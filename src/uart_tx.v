==> flow/design.v <==
module uart_tx(
input  wire         clk         ,  
input  wire         resetn      ,  
output wire         uart_txd    ,  
output wire         uart_tx_busy,  
input  wire         uart_tx_en  ,  
input  wire [7:0]   uart_tx_data   
);
parameter   BIT_RATE        = 115200;  
localparam  BIT_P           = 1_000_000_000/BIT_RATE;  
parameter   CLK_HZ          =    50_000_000;
localparam  CLK_P           = 1_000_000_000/CLK_HZ;  
parameter   PAYLOAD_BITS    = 8;
parameter   STOP_BITS       = 1;
localparam       CYCLES_PER_BIT     = BIT_P / CLK_P;
localparam       COUNT_REG_LEN      = 1+$clog2(CYCLES_PER_BIT);
reg txd_reg;
reg [PAYLOAD_BITS-1:0] data_to_send;
reg [COUNT_REG_LEN-1:0] cycle_counter;
reg [3:0] bit_counter;
reg [2:0] fsm_state;
reg [2:0] n_fsm_state;
localparam FSM_IDLE = 0;
localparam FSM_START= 1;
localparam FSM_SEND = 2;
localparam FSM_STOP = 3;
assign uart_tx_busy = fsm_state != FSM_IDLE;
assign uart_txd     = txd_reg;
wire next_bit     = cycle_counter == CYCLES_PER_BIT;
wire payload_done = bit_counter   == PAYLOAD_BITS  ;
wire stop_done    = bit_counter   == STOP_BITS && fsm_state == FSM_STOP;
always @(*) begin : p_n_fsm_state
    case(fsm_state)
        FSM_IDLE : n_fsm_state = uart_tx_en   ? FSM_START: FSM_IDLE ;
        FSM_START: n_fsm_state = next_bit     ? FSM_SEND : FSM_START;
        FSM_SEND : n_fsm_state = payload_done ? FSM_STOP : FSM_SEND ;
        FSM_STOP : n_fsm_state = stop_done    ? FSM_IDLE : FSM_STOP ;
        default  : n_fsm_state = FSM_IDLE;
    endcase
end
integer i = 0;
always @(posedge clk) begin : p_data_to_send
    if(!resetn) begin
        data_to_send <= {PAYLOAD_BITS{1'b0}};
    end else if(fsm_state == FSM_IDLE && uart_tx_en) begin
        data_to_send <= uart_tx_data;
    end else if(fsm_state       == FSM_SEND       && next_bit ) begin
        for ( i = PAYLOAD_BITS-2; i >= 0; i = i - 1) begin
            data_to_send[i] <= data_to_send[i+1];
        end
    end
end
always @(posedge clk) begin : p_bit_counter
    if(!resetn) begin
        bit_counter <= 4'b0;
    end else if(fsm_state != FSM_SEND && fsm_state != FSM_STOP) begin
        bit_counter <= {COUNT_REG_LEN{1'b0}};
    end else if(fsm_state == FSM_SEND && n_fsm_state == FSM_STOP) begin
        bit_counter <= {COUNT_REG_LEN{1'b0}};
    end else if(fsm_state == FSM_STOP&& next_bit) begin
        bit_counter <= bit_counter + 1'b1;
    end else if(fsm_state == FSM_SEND && next_bit) begin
        bit_counter <= bit_counter + 1'b1;
    end
end
always @(posedge clk) begin : p_cycle_counter
    if(!resetn) begin
        cycle_counter <= {COUNT_REG_LEN{1'b0}};
    end else if(next_bit) begin
        cycle_counter <= {COUNT_REG_LEN{1'b0}};
    end else if(fsm_state == FSM_START || 
                fsm_state == FSM_SEND  || 
                fsm_state == FSM_STOP   ) begin
        cycle_counter <= cycle_counter + 1'b1;
    end
end
always @(posedge clk) begin : p_fsm_state
    if(!resetn) begin
        fsm_state <= FSM_IDLE;
    end else begin
        fsm_state <= n_fsm_state;
    end
end
always @(posedge clk) begin : p_txd_reg
    if(!resetn) begin
        txd_reg <= 1'b1;
    end else if(fsm_state == FSM_IDLE) begin
        txd_reg <= 1'b1;
    end else if(fsm_state == FSM_START) begin
        txd_reg <= 1'b0;
    end else if(fsm_state == FSM_SEND) begin
        txd_reg <= data_to_send[0];
    end else if(fsm_state == FSM_STOP) begin
        txd_reg <= 1'b1;
    end
end
endmodule
### From RTL to reports: uart_tx

Tool output for the design above, in the order of the flow.
Lines are those of the file above, counted from 1.
Library cell names are shortened.
A cell with -- has no value.

* top module: uart_tx
* clock port: clk
* library: sky130hd
* timing corner: tt_025C_1v80

### Word-level counts

Yosys after proc, flatten, opt, wreduce and memory -nomap, before mapping. Memory bits, and registers merged into a memory's read port (data or address), are not among the register bits. Print and check cells are not counted. Equal cells are merged and count once.

* reductions and logical operators: 16
* bitwise gates (word level): 1
* equal/unequal tests: 9
* muxes and demuxes: 24
* add/sub/neg operators: 2

Operators by type and width (number)
* 1-bit 2-to-1 mux: 19
* 10-bit by 1-bit adder with 10-bit output (second input constant): 1
* 10-bit by 9-bit equality test with 1-bit output (second input constant): 1
* 3-bit by 2-bit equality test with 1-bit output (second input constant): 3
* 2-bit case mux with 4-bit select: 1
* 4-bit 2-to-1 mux: 2
* 1-bit logical AND: 6
* 3-bit by 2-bit != test with 1-bit output (second input constant): 2
* 3-bit nonzero test: 2
* 2-bit nonzero test: 2
* 2-bit OR reduction: 2
* 4-bit by 1-bit adder with 4-bit output (second input constant): 1
* 4-bit by 1-bit equality test with 1-bit output (second input constant): 1
* 4-bit equality test (second input constant): 1
* 2-bit 2-to-1 mux: 2
* 3-bit by 1-bit equality test with 1-bit output (second input constant): 1
* 3-bit zero test: 1
* 3-bit OR reduction: 1
* 1-bit logical OR: 2
* 1-bit NOT: 1

* output and inout bits: 2
* register bits after elaboration: 26

### Longest topological paths

Depth = most cells in a row (Yosys ltp): at word level without a register or memory, in the mapped netlist without a sequential cell, where the memories' decode and read muxes count.

* depth in word-level cells: 7
* ABC_AREA: 0
* mapped depth: 7
* depth with buffers taken out: 6

### Netlist

The flow's flattened synthesis, as Yosys stat reports it; memories are mapped. The netlist is that of the ABC_AREA named above (0 if unset); the other value can give another one.

* area of sequential cells: 500.5 µm²
* buffers: 6
* flip-flop cells: 25
* mapped cells: 145
* chip area (Yosys): 1406.3 µm²

Cells by type (number)
* dfxtp_1: 25
* xnor2_1: 10
* mux2i_1: 7
* nor2_1: 17
* ha_1: 5
* nand2_1: 15
* o211ai_1: 6
* buf_6: 3
* or2_2: 5
* o2111ai_4: 1
* nor2b_1: 4
* nor3_1: 5
* nor4_2: 2
* nand4b_4: 1
* inv_1: 6
* nor4_4: 1
* o211ai_4: 1
* nor3b_4: 1

Other cell types: 22; their cells: 30.

### Timing after synthesis

Source: OpenSTA report_checks on the synthesized netlist (no wires, ideal clock, input and output delay 20% of the period each), path of least setup slack; recovery checks are left aside. Register names are those of the netlist, which keeps one name where synthesis merged equal registers.

* path kind: reg2reg
* start: register cycle_counter[0]
* end: register fsm_state[0]
* library setup time: 0.120 ns
* setup slack: 0.214 ns
* stages: 7
* clock period: 1.61 ns
* time at the first pin: 0.000 ns
* data arrival time: 1.276 ns
* path delay: 1.396 ns
* synthesis period reached: 1.396 ns

"path delay" is the arrival time less input delay plus setup time.
"stages" counts driving pins, that of a launching flip-flop among them; a cell with two outputs on the path counts twice.
"synthesis period reached" = period - worst setup slack (recovery checks aside). The figure is calculated, with input and output delays left at 20% of the set period.
The rows between start and end are the longest chain of elaborated cells between them; the timing report does not say that the signal goes this way. Where chains are equally long, one stands for them.
A line is the first line of the expression or statement that the cell stems from. Yosys adds cells for indexed reads and writes and turns some case tables into memories.
At most two assigning lines are given for a register; there are more.

* cells stage by stage: dfxtp_1 -> inv_1 -> ha_1 -> nand4b_4 -> nor3_2 -> nor2b_1 -> o31a_1
* length of the longest elaborated chain: 3

RTL lines, path after synthesis
* start, declared: RTL line 19 `reg [COUNT_REG_LEN-1:0] cycle_counter;`
* start, assigned: RTL line 68 `cycle_counter <= {COUNT_REG_LEN{1'b0}};`
* start, assigned: RTL line 74 `cycle_counter <= cycle_counter + 1'b1;`
* 10-bit by 9-bit equality test with 1-bit output: RTL line 29 `wire next_bit     = cycle_counter == CYCLES_PER_BIT;`
* 2-bit 2-to-1 mux: RTL line 35 `FSM_START: n_fsm_state = next_bit     ? FSM_SEND : FSM_START;`
* 2-bit case mux with 4-bit select: RTL line 33 `case(fsm_state)`
* end, assigned: RTL line 79 `fsm_state <= FSM_IDLE;`
* end, assigned: RTL line 81 `fsm_state <= n_fsm_state;`
* end, declared: RTL line 21 `reg [2:0] fsm_state;`

### Worst path after layout

Path of least setup slack in the final report of entry A (OpenROAD, finished layout, wires in). Where an end is a register, its clock arrival counts in the times.

* path kind: reg2out
* start: register fsm_state[1]
* end: output port uart_tx_busy
* clock period: 2.15 ns
* stages: 4
* setup slack: 0.19 ns
* time at the first pin: 0.28 ns
* data arrival time: 1.53 ns

The rows between start and end are the longest chain of elaborated cells between them; the timing report does not say that the signal goes this way. Where chains are equally long, one stands for them.

* cells stage by stage: dfxtp_1 -> nor2_1 -> inv_1 -> clkdlybuf4s50_1
* length of the longest elaborated chain: 1

RTL lines, path after layout
* start, declared: RTL line 21 `reg [2:0] fsm_state;`
* start, assigned: RTL line 79 `fsm_state <= FSM_IDLE;`
* start, assigned: RTL line 81 `fsm_state <= n_fsm_state;`
* 3-bit nonzero test: RTL line 27 `assign uart_tx_busy = fsm_state != FSM_IDLE;`
* end, declared: RTL line 5 `output wire         uart_tx_busy,`

--- measured runs ---
Measured results for uart_tx: 2 stored runs of the Yosys and OpenROAD flow on sky130hd. The settings differ; the order carries no meaning. The constraints put input and output delay at 20% of the set period each and load the outputs with 0.01 pF.
"clock period reached": clock period set for the run, less the worst setup slack. It is reckoned from that one timing run; input and output delays stay at 20% of the period that was set.
"time of the worst setup path" = time allowed to the worst setup path (clock period - input delay - output delay, where it has them) - its slack; a late launch clock adds to it, a late capture clock takes from it.
"total power after layout" rests on the timing tool's default activity at the inputs, not on a simulated workload.

### Entry A

==> flow/run.sh <==
#!/bin/bash
# the make line also repeats the synthesis and layout settings of config.mk as NAME=value (left out here)
make -C /OpenROAD-flow-scripts/flow DESIGN_CONFIG=/design/flow/config.mk WORK_HOME=/design/flow/orfs CLKGATE_MAP_FILE= finish
==> flow/config.mk <==
export PLATFORM = sky130hd
export DESIGN_NAME = uart_tx
export DESIGN_NICKNAME = uart_tx
export VERILOG_FILES = /design/flow/design.v
export SDC_FILE = /design/flow/constraint.sdc
export NUM_CORES = 4
export LEC_CHECK = 0
export CAP_MARGIN = 30
export CELL_PAD_IN_SITES_DETAIL_PLACEMENT = 0
export CORE_MARGIN = 10
export CORE_UTILIZATION = 29
export CTS_CLUSTER_DIAMETER = 158
export CTS_CLUSTER_SIZE = 48
export MAX_ROUTING_LAYER = met4
export MIN_ROUTING_LAYER = met2
export PLACE_DENSITY_LB_ADDON = 0.02
export SETUP_SLACK_MARGIN = 0.07
export SLEW_MARGIN = 30
==> flow/constraint.sdc <==
create_clock -name core_clock -period 2.15 [get_ports {clk}]
set_input_delay 0.4300 -clock core_clock [delete_from_list [all_inputs] [get_ports {clk}]]
set_output_delay 0.4300 -clock core_clock [all_outputs]
set_load 0.01 [all_outputs]

Results of entry A:
- Clock period reached: 1.965 ns
- Standard-cell area after routing: 1635.3 µm²
- Total power after layout: 0.9112 mW
- Setup TNS: 0.000 ns
- Time of the worst setup path: 1.53 ns
- Worst setup path type: reg2out
- Worst-case hold slack: 0.460 ns
- Post-layout utilization: 0.346
- Chip area in the Yosys report: 1406.3 µm²
- Die size: 8035.3 µm²
- Setup slack of the worst path: 0.185 ns

### Entry B

==> flow/run.sh <==
#!/bin/bash
# the make line also repeats the synthesis and layout settings of config.mk as NAME=value (left out here)
make -C /OpenROAD-flow-scripts/flow DESIGN_CONFIG=/design/flow/config.mk WORK_HOME=/design/flow/orfs CLKGATE_MAP_FILE= finish
==> flow/config.mk <==
export PLATFORM = sky130hd
export DESIGN_NAME = uart_tx
export DESIGN_NICKNAME = uart_tx
export VERILOG_FILES = /design/flow/design.v
export SDC_FILE = /design/flow/constraint.sdc
export NUM_CORES = 4
export LEC_CHECK = 0
export CAP_MARGIN = 20
export CORE_ASPECT_RATIO = 0.67
export CORE_MARGIN = 2
export CORE_UTILIZATION = 63
export CTS_CLUSTER_DIAMETER = 154
export GPL_ROUTABILITY_DRIVEN = 1
export GPL_TIMING_DRIVEN = 1
export MAX_ROUTING_LAYER = met5
export PLACE_DENSITY_LB_ADDON = 0.24
export SLEW_MARGIN = 25
==> flow/constraint.sdc <==
create_clock -name core_clock -period 1.35 [get_ports {clk}]
set_input_delay 0.2700 -clock core_clock [delete_from_list [all_inputs] [get_ports {clk}]]
set_output_delay 0.2700 -clock core_clock [all_outputs]
set_load 0.01 [all_outputs]

Outcome of entry B: not finished: routing ended with error DPL-0038
--- end ---
