==> flow/design.v <==
module uart_rx(
input  wire       clk          ,  
input  wire       resetn       ,  
input  wire       uart_rxd     ,  
input  wire       uart_rx_en   ,  
output wire       uart_rx_break,  
output wire       uart_rx_valid,  
output reg  [7:0] uart_rx_data    
);
parameter   BIT_RATE        = 115200;  
localparam  BIT_P           = 1_000_000_000/BIT_RATE;  
parameter   CLK_HZ          =    50_000_000;
localparam  CLK_P           = 1_000_000_000/CLK_HZ;  
parameter   PAYLOAD_BITS    = 8;
parameter   STOP_BITS       = 1;
localparam       CYCLES_PER_BIT     = BIT_P / CLK_P;
localparam       COUNT_REG_LEN      = 1+$clog2(CYCLES_PER_BIT);
reg rxd_reg;
reg rxd_reg_0;
reg [PAYLOAD_BITS-1:0] recieved_data;
reg [COUNT_REG_LEN-1:0] cycle_counter;
reg [3:0] bit_counter;
reg bit_sample;
reg [2:0] fsm_state;
reg [2:0] n_fsm_state;
localparam FSM_IDLE = 0;
localparam FSM_START= 1;
localparam FSM_RECV = 2;
localparam FSM_STOP = 3;
assign uart_rx_break = uart_rx_valid && ~|recieved_data;
assign uart_rx_valid = fsm_state == FSM_STOP && n_fsm_state == FSM_IDLE;
always @(posedge clk) begin
    if(!resetn) begin
        uart_rx_data  <= {PAYLOAD_BITS{1'b0}};
    end else if (fsm_state == FSM_STOP) begin
        uart_rx_data  <= recieved_data;
    end
end
wire next_bit     = cycle_counter == CYCLES_PER_BIT ||
                        fsm_state       == FSM_STOP && 
                        cycle_counter   == CYCLES_PER_BIT/2;
wire payload_done = bit_counter   == PAYLOAD_BITS  ;
always @(*) begin : p_n_fsm_state
    case(fsm_state)
        FSM_IDLE : n_fsm_state = rxd_reg      ? FSM_IDLE : FSM_START;
        FSM_START: n_fsm_state = next_bit     ? FSM_RECV : FSM_START;
        FSM_RECV : n_fsm_state = payload_done ? FSM_STOP : FSM_RECV ;
        FSM_STOP : n_fsm_state = next_bit     ? FSM_IDLE : FSM_STOP ;
        default  : n_fsm_state = FSM_IDLE;
    endcase
end
integer i = 0;
always @(posedge clk) begin : p_recieved_data
    if(!resetn) begin
        recieved_data <= {PAYLOAD_BITS{1'b0}};
    end else if(fsm_state == FSM_IDLE             ) begin
        recieved_data <= {PAYLOAD_BITS{1'b0}};
    end else if(fsm_state == FSM_RECV && next_bit ) begin
        recieved_data[PAYLOAD_BITS-1] <= bit_sample;
        for ( i = PAYLOAD_BITS-2; i >= 0; i = i - 1) begin
            recieved_data[i] <= recieved_data[i+1];
        end
    end
end
always @(posedge clk) begin : p_bit_counter
    if(!resetn) begin
        bit_counter <= 4'b0;
    end else if(fsm_state != FSM_RECV) begin
        bit_counter <= {COUNT_REG_LEN{1'b0}};
    end else if(fsm_state == FSM_RECV && next_bit) begin
        bit_counter <= bit_counter + 1'b1;
    end
end
always @(posedge clk) begin : p_bit_sample
    if(!resetn) begin
        bit_sample <= 1'b0;
    end else if (cycle_counter == CYCLES_PER_BIT/2) begin
        bit_sample <= rxd_reg;
    end
end
always @(posedge clk) begin : p_cycle_counter
    if(!resetn) begin
        cycle_counter <= {COUNT_REG_LEN{1'b0}};
    end else if(next_bit) begin
        cycle_counter <= {COUNT_REG_LEN{1'b0}};
    end else if(fsm_state == FSM_START || 
                fsm_state == FSM_RECV  || 
                fsm_state == FSM_STOP   ) begin
        cycle_counter <= cycle_counter + 1'b1;
    end
end
always @(posedge clk) begin : p_fsm_state
    if(!resetn) begin
        fsm_state <= FSM_IDLE;
    end else begin
        fsm_state <= n_fsm_state;
    end
end
always @(posedge clk) begin : p_rxd_reg
    if(!resetn) begin
        rxd_reg     <= 1'b1;
        rxd_reg_0   <= 1'b1;
    end else if(uart_rx_en) begin
        rxd_reg     <= rxd_reg_0;
        rxd_reg_0   <= uart_rxd;
    end
end
endmodule
# --- Tool chain data of uart_rx ---
# The steps from the RTL of uart_rx to its reports follow in flow order.
# Line numbers count from 1 in the design file above.
# Operators: Yosys type, input widths -> output width; for muxes data width and select width s.
# Cell names lack the library's common part.
setup:
  top_module: "uart_rx"
  clock_port: "clk"
  cell_library: "sky130hd"
  lib_corner: "tt_025C_1v80"

# --- Elaborated design ---
# Source: Yosys, flattened and elaborated, memories not mapped. Widths are those after wreduce. Registers that Yosys merges into a memory's read port (data or address) are not register bits. Print and check cells do not count. Equal cells are merged and count once.
bits:
  memories: 0
  reg_bits: 36
  clocked_rd_ports_x_width: 0
  mem_bits_rw: 0
  elab_cells: 44
  mem_bits_ro: 0
  output_inout_bits: 10
  latch_bits: 0
  inputBits: 4
classes:
  n_addsub: 2
  muxes: 5
  n_eq: 7
  n_cmp: 0
  n_reduce_logical: 14
  shift: 0
  bitwise: 1
  mul: 0
  n_div: 0
ops:
  columns: ["operator", "n"]
  rows:
  - ["$add 10x1->10 const B", 1]
  - ["$eq 10x8->1 const B", 1]
  - ["$eq 10x9->1 const B", 1]
  - ["$reduce_or 8->1", 1]
  - ["$pmux 2 s4", 1]
  - ["$reduce_or 2->1", 3]
  - ["$eq 3x2->1 const B", 2]
  - ["$logic_not 3->1", 2]
  - ["$logic_and 1x1->1", 4]
  - ["$add 4x1->4 const B", 1]
  - ["$eq 4x4->1 const B", 1]
  - ["$mux 2", 2]
  - ["$logic_or 1x1->1", 3]
  - ["$eq 3x1->1 const B", 1]
  - ["$ne 3x2->1 const B", 1]
  - ["$mux 1", 2]
  - ["$not 1->1", 1]
  - ["$logic_not 1->1", 1]

# --- Logic depth ---
# Yosys ltp: most cells in a row. Word level: on the elaborated netlist, between registers, memories and ports. Mapped: between sequential cells and ports; inverters and the memories' decode and read muxes count.
depth:
  ltp_word: 8
  ABC_AREA: 0
  mapped_depth: 7
  mapped_depth_nobuf: 6

# --- Synthesis result ---
# The flow's flattened synthesis, as Yosys stat reports it; memories are mapped. The netlist is that of the ABC_AREA named above (0 if unset); the other value can give another one.
# Totals and module areas in this step are rounded.
mapped:
  yosys_area_um2: 1720
  buf_cells: 7
  cells: 174
  sequential_area_um2: 741
  ff_cells: 37
by_type:
  columns: ["cell_type", "n", "area_total_um2"]
  rows:
  - ["dfxtp_1", 37, 740.71]
  - ["mux2i_1", 23, 230.221]
  - ["nand2_1", 26, 97.594]
  - ["ha_1", 5, 62.56]
  - ["xnor2_1", 7, 61.309]
  - ["nor3_1", 11, 55.053]
  - ["nor2_1", 13, 48.797]
  - ["nor4b_2", 2, 30.029]
  - ["buf_6", 2, 22.522]
  - ["inv_1", 6, 22.522]
  - ["nor4_4", 1, 21.27]
  - ["a21oi_1", 4, 20.019]
  - ["nand3_1", 4, 20.019]
  - ["a21boi_4", 1, 18.768]
  - ["nand4_1", 3, 18.768]
  - ["nand3_4", 1, 17.517]
  - ["xor2_1", 2, 17.517]
  - ["and4bb_4", 1, 16.266]
# Other cell types: 22; their cells: 25.

# --- Path before layout ---
# Path of least setup slack by OpenSTA after synthesis, without wires, with an ideal clock, recovery checks aside; 20% of the period is set as input and as output delay. Where synthesis merged equal registers, the netlist keeps one of their names.
synth_timing:
  path_kind: "register -> output"
  from: "register cycle_counter[0]"
  to: "output uart_rx_break"
  path_delay_ns: 1.326
  clock_period_ns: 2.82
  setup_slack_ns: 0.930
  n_path_buf: 0
  stages: 6
  t_first_pin_ns: 0.000
  arrival_time_ns: 1.326
  t_required_ns: 2.256
  out_delay_ns: 0.564
  synth_period_reached_ns: 1.89
# "path_delay_ns" = arrival - input delay + setup time.
# At an output port there is no setup time.
# "stages": output pins that drive a net of the path, with the launching flip-flop's if there is one; two outputs of one cell count as two.
# "synth_period_reached_ns" is the clock period less the worst setup slack; recovery checks do not enter. This is arithmetic on one report: input and output delays are still those of the set period (20% each).
# Between the ends stands the longest chain of elaborated cells between them, by number of cells; it is not shown to be the way that was timed. Of several equally long chains one is given.
# A line is the first line of the expression or statement that the cell stems from. Yosys adds cells for indexed reads and writes and turns some case tables into memories.
# A register here has more assigning lines than the two given.
synth_via:
  cell_sequence: "dfxtp_1 > ha_1 > and4bb_4 > nand2_1 > a21oi_1 > and3_1"
  elab_chain_cells: 8
  cells_between: 10
  classes_between: "2 x eq/ne; 3 x mux; 5 x reduce/logical"
synth_rtl:
  columns: ["item", "line_no", "source"]
  rows:
  - ["from (decl)", 21, "reg [COUNT_REG_LEN-1:0] cycle_counter;"]
  - ["from (assign)", 83, "cycle_counter <= {COUNT_REG_LEN{1'b0}};"]
  - ["from (assign)", 89, "cycle_counter <= cycle_counter + 1'b1;"]
  - ["$eq 10x8->1", 41, "cycle_counter   == CYCLES_PER_BIT/2;"]
  - ["$logic_and 1x1->1", 40, "fsm_state       == FSM_STOP &&"]
  - ["$logic_or 1x1->1", 39, "wire next_bit     = cycle_counter == CYCLES_PER_BIT ||"]
  - ["$mux 2", 48, "FSM_STOP : n_fsm_state = next_bit     ? FSM_IDLE : FSM_STOP ;"]
  - ["$pmux 2 s4", 44, "case(fsm_state)"]
  - ["$logic_not 3->1", 31, "assign uart_rx_valid = fsm_state == FSM_STOP && n_fsm_state == FSM_IDLE;"]
  - ["$logic_and 1x1->1", 31, null]
  - ["$logic_and 1x1->1", 30, "assign uart_rx_break = uart_rx_valid && ~|recieved_data;"]
  - ["to (decl)", 6, "output wire       uart_rx_break,"]
# Nets of the timed path that keep an RTL name, with a line that drives or declares them; the list need not be complete.
synth_nets:
  columns: ["net", "line_no"]
  rows:
  - ["uart_rx_valid", 31]

# --- Worst path after layout ---
# From the final timing report of flow run A: the path of least setup slack in the routed layout; clock arrival at registers is part of the times.
layout_timing:
  path_kind: "register -> output"
  from: "register cycle_counter[2]"
  to: "output uart_rx_break"
  arrival_time_ns: 1.52
  setup_slack_ns: 0.11
  n_path_buf: 1
  t_first_pin_ns: 0.29
  stages: 6
  t_required_ns: 1.63
  clock_period_ns: 2.04
  out_delay_ns: 0.41
# Between the ends stands the longest chain of elaborated cells between them, by number of cells; it is not shown to be the way that was timed. Of several equally long chains one is given.
# A register here has more assigning lines than the two given.
layout_via:
  cell_sequence: "dfxtp_2 > and4bb_2 > o2111ai_4 > a21oi_4 > and3_4 > buf_6"
  elab_chain_cells: 8
  cells_between: 10
  classes_between: "2 x eq/ne; 3 x mux; 5 x reduce/logical"
layout_rtl:
  columns: ["item", "line_no", "source"]
  rows:
  - ["from (decl)", 21, "reg [COUNT_REG_LEN-1:0] cycle_counter;"]
  - ["from (assign)", 83, "cycle_counter <= {COUNT_REG_LEN{1'b0}};"]
  - ["from (assign)", 89, "cycle_counter <= cycle_counter + 1'b1;"]
  - ["$eq 10x8->1", 41, "cycle_counter   == CYCLES_PER_BIT/2;"]
  - ["$logic_and 1x1->1", 40, "fsm_state       == FSM_STOP &&"]
  - ["$logic_or 1x1->1", 39, "wire next_bit     = cycle_counter == CYCLES_PER_BIT ||"]
  - ["$mux 2", 48, "FSM_STOP : n_fsm_state = next_bit     ? FSM_IDLE : FSM_STOP ;"]
  - ["$pmux 2 s4", 44, "case(fsm_state)"]
  - ["$logic_not 3->1", 31, "assign uart_rx_valid = fsm_state == FSM_STOP && n_fsm_state == FSM_IDLE;"]
  - ["$logic_and 1x1->1", 31, null]
  - ["$logic_and 1x1->1", 30, "assign uart_rx_break = uart_rx_valid && ~|recieved_data;"]
  - ["to (decl)", 6, "output wire       uart_rx_break,"]

Subject: uart_rx on sky130hd, stored results

Hello all,

Design uart_rx on sky130hd. What follows are 2 stored runs of the flow, each under its own settings; their order means nothing. The constraints put input and output delay at 20% of the set period each and load the outputs with 0.01 pF.
By "achieved_clock_period_ns" is meant the clock period of the run minus its worst setup slack. This is arithmetic on one report: input and output delays are still those of the set period (20% each).
"timing.worst_path_ns" = time allowed to the worst setup path (clock period - input delay - output delay, where it has them) - its slack; a late launch clock adds to it, a late capture clock takes from it.
"total_power_mw" is the tool's figure for a default switching activity; nothing was simulated.
The results are shown rounded.

--- flow run A ---
==> flow/run.sh <==
#!/bin/bash
# the make line also repeats the synthesis and layout settings of config.mk as NAME=value (left out here)
make -C /OpenROAD-flow-scripts/flow DESIGN_CONFIG=/design/flow/config.mk WORK_HOME=/design/flow/orfs CLKGATE_MAP_FILE= finish
==> flow/config.mk <==
export PLATFORM = sky130hd
export DESIGN_NAME = uart_rx
export DESIGN_NICKNAME = uart_rx
export VERILOG_FILES = /design/flow/design.v
export SDC_FILE = /design/flow/constraint.sdc
export NUM_CORES = 4
export LEC_CHECK = 0
export CAP_MARGIN = 30
export CELL_PAD_IN_SITES_DETAIL_PLACEMENT = 1
export CORE_ASPECT_RATIO = 1.34
export CORE_MARGIN = 9
export CORE_UTILIZATION = 18
export CTS_CLUSTER_SIZE = 73
export HOLD_SLACK_MARGIN = 0.27
export MAX_ROUTING_LAYER = met5
export SETUP_SLACK_MARGIN = 0.54
export SLEW_MARGIN = 30
==> flow/constraint.sdc <==
create_clock -name core_clock -period 2.04 [get_ports {clk}]
set_input_delay 0.4080 -clock core_clock [delete_from_list [all_inputs] [get_ports {clk}]]
set_output_delay 0.4080 -clock core_clock [all_outputs]
set_load 0.01 [all_outputs]

==> results, as YAML <==
results:
  post_synth_area_um2: 1720
  die_area_um2: 13400
  finalCellArea_um2: 2500
  post_route_util_pct: 27.5
  fin_ws_ns: 0.115
  tns_setup_ns: 0.000
  ws_hold_ns: 0.463
  total_power_mw: 1.81
  achieved_clock_period_ns: 1.925
  timing.worst_path_ns: 1.52
  worstPathKind: "register -> output"

--- flow run B ---
==> flow/run.sh <==
#!/bin/bash
# the make line also repeats the synthesis and layout settings of config.mk as NAME=value (left out here)
make -C /OpenROAD-flow-scripts/flow DESIGN_CONFIG=/design/flow/config.mk WORK_HOME=/design/flow/orfs CLKGATE_MAP_FILE= finish
==> flow/config.mk <==
export PLATFORM = sky130hd
export DESIGN_NAME = uart_rx
export DESIGN_NICKNAME = uart_rx
export VERILOG_FILES = /design/flow/design.v
export SDC_FILE = /design/flow/constraint.sdc
export NUM_CORES = 4
export LEC_CHECK = 0
export ABC_AREA = 1
export CAP_MARGIN = 35
export CORE_MARGIN = 2
export CORE_UTILIZATION = 64
export CTS_CLUSTER_DIAMETER = 47
export MIN_ROUTING_LAYER = met1
export PLACE_DENSITY = 0.75
export SETUP_SLACK_MARGIN = 0.17
export SLEW_MARGIN = 20
==> flow/constraint.sdc <==
create_clock -name core_clock -period 2.55 [get_ports {clk}]
set_input_delay 0.5100 -clock core_clock [delete_from_list [all_inputs] [get_ports {clk}]]
set_output_delay 0.5100 -clock core_clock [all_outputs]
set_load 0.01 [all_outputs]

==> results, as YAML <==
results:
  post_synth_area_um2: 1680
  die_area_um2: 3050
  finalCellArea_um2: 1880
  post_route_util_pct: 75.9
  fin_ws_ns: 0.350
  tns_setup_ns: 0.000
  ws_hold_ns: 0.464
  total_power_mw: 0.933
  achieved_clock_period_ns: 2.200
  timing.worst_path_ns: 1.69
  worstPathKind: "register -> output"

Thanks
